==> flow/design.v <==
module MAR_IR #(parameter N = 8)  
(
    input wire [7:0] BUS_c,
    input wire       ir_en,
	 input wire       mar_en,
    input wire       clk,
	 input wire       rst,
	 input  wire      sclr,
    output wire [4:0] q_controlUnit,
    output wire [7:0] q_addressBus
);
reg_RTL #(.MAX_WIDTH(5)) reg_IR (
    .d(BUS_c[7:3]),
    .clk(clk),
    .en(ir_en),
	 .sclr(sclr),
    .rst(rst),
	 .q(q_controlUnit)
);
reg_RTL #(.MAX_WIDTH(N)) reg_MAR (
    .d(BUS_c),
    .clk(clk),
    .en(mar_en),
	 .sclr(sclr),
    .rst(rst),
    .q(q_addressBus)
);
endmodule
module reg_RTL
  #( parameter MAX_WIDTH = 8)
   ( input  wire clk,
     input  wire rst,
     input  wire en,
	  input  wire sclr,
     input  wire[MAX_WIDTH-1:0]  d,
     output reg [MAX_WIDTH-1:0]  q);
   always @(posedge clk, posedge rst) begin
     if (rst)
       q <= {MAX_WIDTH{1'b0}};
     else if(sclr)
       q <= {MAX_WIDTH{1'b0}};
	  else if(en)
	    q <= d;
   end
endmodule
# Reports on MAR_IR
# What the tools print for MAR_IR, step after step.
# Lines are those of the file above, counted from 1.
# Operators carry their Yosys type and port widths (W data, S select, Z words).
# Cell names lack the library's common part.
# The mark - stands for no value.
[design]
top_module = "MAR_IR"
clock_port = "clk"
lib = "sky130hd"
corner = "tt_025C_1v80"

# After elaboration
# Source: Yosys, flattened and elaborated, memories not mapped. Widths are those after wreduce. Registers that Yosys merges into a memory's read port (data or address) are not register bits. Print and check cells do not count. Equal cells are merged and count once.
[word_totals]
register_bits = 13
input_bits = 13
output_inout_bits = 13
elab_cells = 8
[classes]
n_mux = 4
reduce_and_logical = 2
[op_table]
columns = ["operator", "n"]
rows = [
  ["$mux W8", 2],
  ["$mux W5", 2],
  ["$reduce_bool A2 Y1", 2],
]

# Logic depth
# Depth = most cells in a row (Yosys ltp): at word level without a register or memory, in the mapped netlist without a sequential cell, where the memories' decode and read muxes count.
[depth]
depth_word = 2
abc_area = 0
ltp_mapped = 3

# Netlist
# Yosys stat after the flow's synthesis: flattened, memories mapped to cells. It holds for the ABC_AREA given above (unset counts as 0); a run with the other value may have another netlist.
[by_type]
columns = ["cell", "n", "area_total_um2"]
rows = [
  ["dfrtp_1", 13, 325.312],
  ["mux2i_1", 13, 130.125],
  ["nor2_1", 13, 48.797],
  ["buf_6", 1, 11.261],
  ["buf_4", 1, 7.507],
  ["buf_2", 1, 5.005],
  ["inv_1", 1, 3.754],
]
[mapped]
cell_count = 43
mapped_area_mm2 = 0.0005318
seqArea_mm2 = 0.0003253
flip_flops = 13
# The figures by module come from a second, unflattened synthesis with its own total; it is not the netlist above.
[hier_totals]
cells_unflattened = 44
hier_area_mm2 = 0.000538
# Each row is one instance without its submodules.
[by_module]
columns = ["module", "n_inst", "n_cells", "mod_area_mm2"]
rows = [
  ["reg_RTL #(MAX_WIDTH=8)", 1, 27, 0.0003291],
  ["reg_RTL #(MAX_WIDTH=5)", 1, 17, 0.000209],
  ["MAR_IR", 1, 0, 0],
]

# Worst setup path after synthesis
# Source: OpenSTA report_checks on the synthesized netlist (no wires, ideal clock, input and output delay 20% of the period each), path of least setup slack; recovery checks are left aside. Register names are those of the netlist, which keeps one name where synthesis merged equal registers.
[synth_timing]
kind = "register to register"
start = "reg (name not given)"
end = "reg reg_IR.q[0]"
period_ns = 0.802
setup_time_ns = 0.121
t_first_pin_ns = 0.000
arrival_ns = 0.556
required_time_ns = 0.681
setup_slack_ns = 0.124
path_delay_ns = 0.677
path_stages = 3
n_path_buf = 0
synth_period_reached_ns = 0.678
# "path_delay_ns" is the arrival time less input delay plus setup time.
# "path_stages": output pins that drive a net of the path, with the launching flip-flop's if there is one; two outputs of one cell count as two.
# "synth_period_reached_ns" = period - worst setup slack (recovery checks aside). The figure is calculated, with input and output delays left at 20% of the set period.
# At most two assigning lines are given for a register; there are more.
[synth_via]
cell_sequence = "dfrtp_1 > mux2i_1 > nor2_1"
[synth_lines]
columns = ["element", "line", "rtl"]
rows = [
  ["to (assign)", 39, "q <= {MAX_WIDTH{1'b0}};"],
  ["to (assign)", 43, "q <= d;"],
  ["to (decl)", 36, "output reg [MAX_WIDTH-1:0]  q);"],
]
# Chain of elaborated cells between the ends: none given.

# Path in the finished layout
# From the final timing report of run 1: the path of least setup slack in the routed layout; clock arrival at registers is part of the times.
[layout_timing]
kind = "register to output"
start = "reg reg_IR.q[3]"
end = "out q_controlUnit[3]"
period_ns = 0.613
t_first_pin_ns = 0.26
arrival_ns = 0.79
required_time_ns = 0.49
setup_slack_ns = -0.30
path_stages = 2
n_path_buf = 1
# At most two assigning lines are given for a register; there are more.
[layout_via]
cell_sequence = "dfrtp_1 > buf_2"
elab_chain_len = 0
cone_cells = 0
cone_lines = 0
[layout_lines]
columns = ["element", "line", "rtl"]
rows = [
  ["from (decl)", 36, "output reg [MAX_WIDTH-1:0]  q);"],
  ["from (assign)", 39, "q <= {MAX_WIDTH{1'b0}};"],
  ["from (assign)", 43, "q <= d;"],
  ["to (decl)", 9, "output wire [4:0] q_controlUnit,"],
]

# Measured results for MAR_IR: 2 stored runs of the Yosys and OpenROAD flow on sky130hd. The settings differ; the order carries no meaning. The constraints put input and output delay at 20% of the set period each and load the outputs with 0.01 pF.
# "achieved_period_ns" is the run's clock period less its worst setup slack. It is reckoned from that one timing run; input and output delays stay at 20% of the period that was set.
# By "worst_path_ns" is meant the share of the clock period that the worst setup path is allowed (20% is reserved at inputs, 20% at outputs), minus its slack. Clock arrival times at its registers enter into it.
# "totalPower_w": no workload was simulated; the value follows from the tool's default switching activity.

[[run]]
name = "run 1"
[run.settings]
period_ns = 0.613
CORE_UTILIZATION = 28
PLACE_DENSITY_LB_ADDON = 0.22
CORE_ASPECT_RATIO = 1.28
TNS_END_PERCENT = 85
GPL_TIMING_DRIVEN = 0
GPL_ROUTABILITY_DRIVEN = 0
MIN_ROUTING_LAYER = "met1"
MAX_ROUTING_LAYER = "met4"
CAP_MARGIN = 20
CORE_MARGIN = 2
SLEW_MARGIN = 20
[run.results]
timing.setup.ws_ns = -0.295
achieved_period_ns = 0.908
totalPower_w = 0.001734
finalCellArea_mm2 = 0.000782
final_die_area_mm2 = 0.0022665
setupTns_ns = -4.857
ws_hold_ns = 0.185
synth_chip_area_mm2 = 0.0005318
worst_path_ns = 0.79
worstPathKind = "register to output"
post_route_util_pct = 44.3

[[run]]
name = "run 2"
[run.settings]
period_ns = 0.696
CORE_UTILIZATION = 51
SETUP_SLACK_MARGIN = 0.2
PLACE_DENSITY_LB_ADDON = 0.16
HOLD_SLACK_MARGIN = 0.16
CORE_ASPECT_RATIO = 1.21
CELL_PAD_IN_SITES_GLOBAL_PLACEMENT = 0
CELL_PAD_IN_SITES_DETAIL_PLACEMENT = 0
ABC_AREA = 0
GPL_TIMING_DRIVEN = 1
CTS_CLUSTER_SIZE = 73
CTS_CLUSTER_DIAMETER = 41
SLEW_MARGIN = 30
MAX_ROUTING_LAYER = "met5"
CAP_MARGIN = 20
CORE_MARGIN = 2
[run.results]
outcome = "stopped before the end: clock tree synthesis reported DPL-0033"
